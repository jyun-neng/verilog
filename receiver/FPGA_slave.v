==> flow/design.v <==
module FPGA_slave
   (clk, 
	rst,  
	sclk,	 
	in_data,	 
	in_enable,	 
	from_ARM,	 
	to_ARM, 	 
	out_enable,	 
	out_data,	 
	dirty	 
	);
	input clk, sclk, in_enable, rst;
	input [15:0] in_data;	
	input [3:0] from_ARM;	
	output dirty, out_enable;	
	output to_ARM;	
	output [7:0] out_data;	
	reg to_ARM, dirty, out_enable;
	reg reg_sclk;	 
	reg data_block;	 
	reg [15:0] reg_data;	 
	reg [4:0] count;	 
	reg [7:0] ARM_data, out_data;
	always @(posedge clk) begin
		if (!rst) begin  
			dirty <= 0;
			out_enable <= 0;
			reg_data <= 0;
			ARM_data <= 0;
			to_ARM <= 0;
			count <= 0;
			reg_sclk <= 0;
			data_block <= 0;
		end
		else begin
			if (sclk && !reg_sclk) begin
				if (!data_block) begin   
					ARM_data[3:0] <= from_ARM;
					data_block <= 1'b1;
				end
				else begin   
					ARM_data[7:4] <= from_ARM;
					data_block <= 1'b0;	 
					out_enable <= 1'b1;	 
				end
				if (count < 16 && dirty) begin   
					to_ARM <= reg_data[0];
					reg_data <= reg_data >> 1;	 
					count <= count + 1;	
				end
				else begin   
					dirty <= 1'b0;	 
					count <= 1'b0;	 
				end
			end
			reg_sclk = sclk;
			if (in_enable) begin   
				if (!dirty) begin  
					reg_data = in_data;
					dirty = 1'b1;	 
				end
			end
			if (out_enable) begin   
				out_data <= ARM_data;
				out_enable <= 1'b0;	 
			end
		end
	end
endmodule
# Reports on FPGA_slave
# Tool output for the design above, in the order of the flow.
# Lines are those of the file above, counted from 1.
# Operators: Yosys type, input widths -> output width; for muxes data width and select width s.
# Not given: --
[design]
top_module = "FPGA_slave"
clock_port = "clk"
library = "sky130hd"
lib_corner = "tt_025C_1v80"

# Word level
# Source: Yosys, flattened and elaborated, memories not mapped. Widths are those after wreduce. Registers that Yosys merges into a memory's read port (data or address) are not register bits. Print and check cells do not count. Equal cells are merged and count once.
[word_totals]
out_inout_bits = 11
inputBits = 24
reg_bits = 27
wordCells = 28
[op_classes]
bitwise = 4
addsub = 1
cmp = 1
mux = 3
reduce_and_logical = 9
[op_table]
columns = ["op", "n"]
rows = [
  ["$reduce_and 2->1", 5],
  ["$add 5x1->5 const B", 1],
  ["$lt 5x5->1 const B", 1],
  ["$mux 5", 1],
  ["$not 1->1", 4],
  ["$reduce_or 3->1", 1],
  ["$logic_and 1x1->1", 2],
  ["$mux 1", 2],
  ["$logic_not 1->1", 1],
]

# Logic depth
# Depth = most cells in a row (Yosys ltp): at word level without a register or memory, in the mapped netlist without a sequential cell, where the memories' decode and read muxes count.
[depth]
depth_word = 4
ABC_AREA = 0
mapped_depth = 4
depth_no_buf = 4

# Mapped cells and area
# Yosys stat after the flow's synthesis: flattened, memories mapped to cells. It holds for the ABC_AREA given above (unset counts as 0); a run with the other value may have another netlist.
# The area totals of this step are shown rounded.
[mapped]
sequential_area_mm2 = 0.000621
ff_cells = 27
buf_cells = 3
mapped_cells = 84
mapped_area_mm2 = 0.000965
[types]
columns = ["type", "n", "type_area_um2"]
rows = [
  ["sky130_fd_sc_hd__dfxtp_1", 19, 380.365],
  ["sky130_fd_sc_hd__edfxtp_1", 8, 240.23],
  ["sky130_fd_sc_hd__mux2i_1", 7, 70.067],
  ["sky130_fd_sc_hd__nor2_1", 11, 41.29],
  ["sky130_fd_sc_hd__a21oi_1", 6, 30.029],
  ["sky130_fd_sc_hd__o21ai_0", 5, 25.024],
  ["sky130_fd_sc_hd__nand2_1", 6, 22.522],
  ["sky130_fd_sc_hd__and4bb_4", 1, 16.266],
  ["sky130_fd_sc_hd__nand3b_1", 2, 15.014],
  ["sky130_fd_sc_hd__nor3b_1", 2, 15.014],
  ["sky130_fd_sc_hd__and2_1", 2, 12.512],
  ["sky130_fd_sc_hd__ha_1", 1, 12.512],
  ["sky130_fd_sc_hd__clkbuf_1", 3, 11.261],
  ["sky130_fd_sc_hd__nand4b_1", 1, 8.758],
  ["sky130_fd_sc_hd__or3b_1", 1, 8.758],
  ["sky130_fd_sc_hd__xor2_1", 1, 8.758],
  ["sky130_fd_sc_hd__a22oi_1", 1, 7.507],
  ["sky130_fd_sc_hd__a31oi_1", 1, 6.256],
]
# Not listed: further types 6, cells in them 6.

# Timing after synthesis
# Path of least setup slack by OpenSTA after synthesis, without wires, with an ideal clock, recovery checks aside; 20% of the period is set as input and as output delay. Where synthesis merged equal registers, the netlist keeps one of their names.
[synth_timing]
kind = "reg2reg"
from = "reg dirty"
to = "reg count[3]"
slack_ns = 1.011
t_required_ns = 2.165
delay_ns = 1.229
arrival_ns = 1.154
stages = 4
t_first_pin_ns = 0.000
n_path_buf = 0
setup_ns = 0.075
period_ns = 2.24
synth_period_reached_ns = 1.229
# "delay_ns" is the arrival time less input delay plus setup time.
# "stages" counts driving pins, that of a launching flip-flop among them; a cell with two outputs on the path counts twice.
# "synth_period_reached_ns" is the clock period less the worst setup slack; recovery checks do not enter. This is arithmetic on one report: input and output delays are still those of the set period (20% each).
# The rows between start and end are the longest chain of elaborated cells between them; the timing report does not say that the signal goes this way. Where chains are equally long, one stands for them.
# Each line given opens the expression or statement behind the cell; cells for indexed reads and writes are added by Yosys, which also makes memories of some case tables.
# At most two assigning lines are given for a register; there are more.
[synth_between]
path_cell_list = "sky130_fd_sc_hd__dfxtp_1 > sky130_fd_sc_hd__and4bb_4 > sky130_fd_sc_hd__or3b_1 > sky130_fd_sc_hd__a31oi_1"
elab_chain_cells = 2
cone_cells = 2
cone_lines = 1
cone_classes = "1 x mux; 1 x reduce/logical"
[synth_rtl]
columns = ["element", "line", "rtl"]
rows = [
  ["from (decl)", 16, "output dirty, out_enable;"],
  ["from (assign)", 27, "dirty <= 0;"],
  ["from (assign)", 53, "dirty <= 1'b0;"],
  ["$logic_and 1x1->1", 47, "if (count < 16 && dirty) begin"],
  ["$mux 5", 47, ""],
  ["to (assign)", 50, "count <= count + 1;"],
  ["to (assign)", 54, "count <= 1'b0;"],
  ["to (decl)", 23, "reg [4:0] count;"],
]

# Timing after layout
# Path of least setup slack in the final report of flow run 1 (OpenROAD, finished layout, wires in). Where an end is a register, its clock arrival counts in the times.
[layout_timing]
kind = "reg2reg"
from = "reg count[4]"
to = "reg count[3]"
stages = 4
slack_ns = -0.35
period_ns = 0.898
n_path_buf = 0
setup_ns = 0.07
t_first_pin_ns = 0.26
t_required_ns = 1.09
arrival_ns = 1.44
# The rows between start and end are the longest chain of elaborated cells between them; the timing report does not say that the signal goes this way. Where chains are equally long, one stands for them.
# At most two assigning lines are given for a register; there are more.
[layout_between]
path_cell_list = "sky130_fd_sc_hd__dfxtp_2 > sky130_fd_sc_hd__and4bb_4 > sky130_fd_sc_hd__or3b_1 > sky130_fd_sc_hd__a31oi_1"
elab_chain_cells = 3
cone_cells = 3
cone_lines = 1
cone_classes = "1 x compare; 1 x mux; 1 x reduce/logical"
[layout_rtl]
columns = ["element", "line", "rtl"]
rows = [
  ["from (decl)", 23, "reg [4:0] count;"],
  ["from (assign)", 32, "count <= 0;"],
  ["from (assign)", 50, "count <= count + 1;"],
  ["$lt 5x5->1", 47, "if (count < 16 && dirty) begin"],
  ["$logic_and 1x1->1", 47, ""],
  ["$mux 5", 47, ""],
  ["to (assign)", 50, ""],
  ["to (assign)", 54, "count <= 1'b0;"],
  ["to (decl)", 23, ""],
]

# Top module FPGA_slave; platform sky130hd; tools Yosys and OpenROAD; 2 stored runs in no particular order. Input and output delays are each 20% of the period that was set; the output load is 0.01 pF.
# "clock_period_reached_ns": clock period set for the run, less the worst setup slack. It is reckoned from that one timing run; input and output delays stay at 20% of the period that was set.
# By "worst_setup_path_time_ns" is meant the share of the clock period that the worst setup path is allowed (20% is reserved at inputs, 20% at outputs), minus its slack. Clock arrival times at its registers enter into it.
# By "total_power_uw" is meant OpenSTA's value without simulated activity: inputs other than the clock are taken to toggle once in ten clock periods, and the tool carries that through the logic.
# The results are shown rounded.

[[run]]
name = "flow run 1"
[run.settings]
period_ns = 0.898
CORE_UTILIZATION = 26
PLACE_DENSITY_LB_ADDON = 0.12
CORE_ASPECT_RATIO = 0.62
CORE_MARGIN = 2
CELL_PAD_IN_SITES_GLOBAL_PLACEMENT = 2
CELL_PAD_IN_SITES_DETAIL_PLACEMENT = 1
CTS_CLUSTER_SIZE = 28
CTS_CLUSTER_DIAMETER = 238
CAP_MARGIN = 10
SLEW_MARGIN = 20
[run.results]
synth_area_mm2 = 0.000965
final_die_area_mm2 = 0.00423
stdcell_area_mm2 = 0.0014
finalUtil_pct = 39.3
setup_worst_slack_ns = -0.349
total_negative_slack_ns = -3.32
final_hold_ws_ns = 0.316
total_power_uw = 2240
clock_period_reached_ns = 1.247
worst_setup_path_time_ns = 1.25
worst_setup_path_type = "reg2reg"

[[run]]
name = "flow run 2"
[run.settings]
period_ns = 2.39
CORE_UTILIZATION = 61
PLACE_DENSITY = 0.6
CORE_ASPECT_RATIO = 0.59
CORE_MARGIN = 6
CELL_PAD_IN_SITES_DETAIL_PLACEMENT = 2
GPL_ROUTABILITY_DRIVEN = 0
CTS_CLUSTER_SIZE = 10
CAP_MARGIN = 0
MIN_ROUTING_LAYER = "met1"
SLEW_MARGIN = 20
[run.results]
outcome = "no final report: floorplanning broke off with PDN-0185"
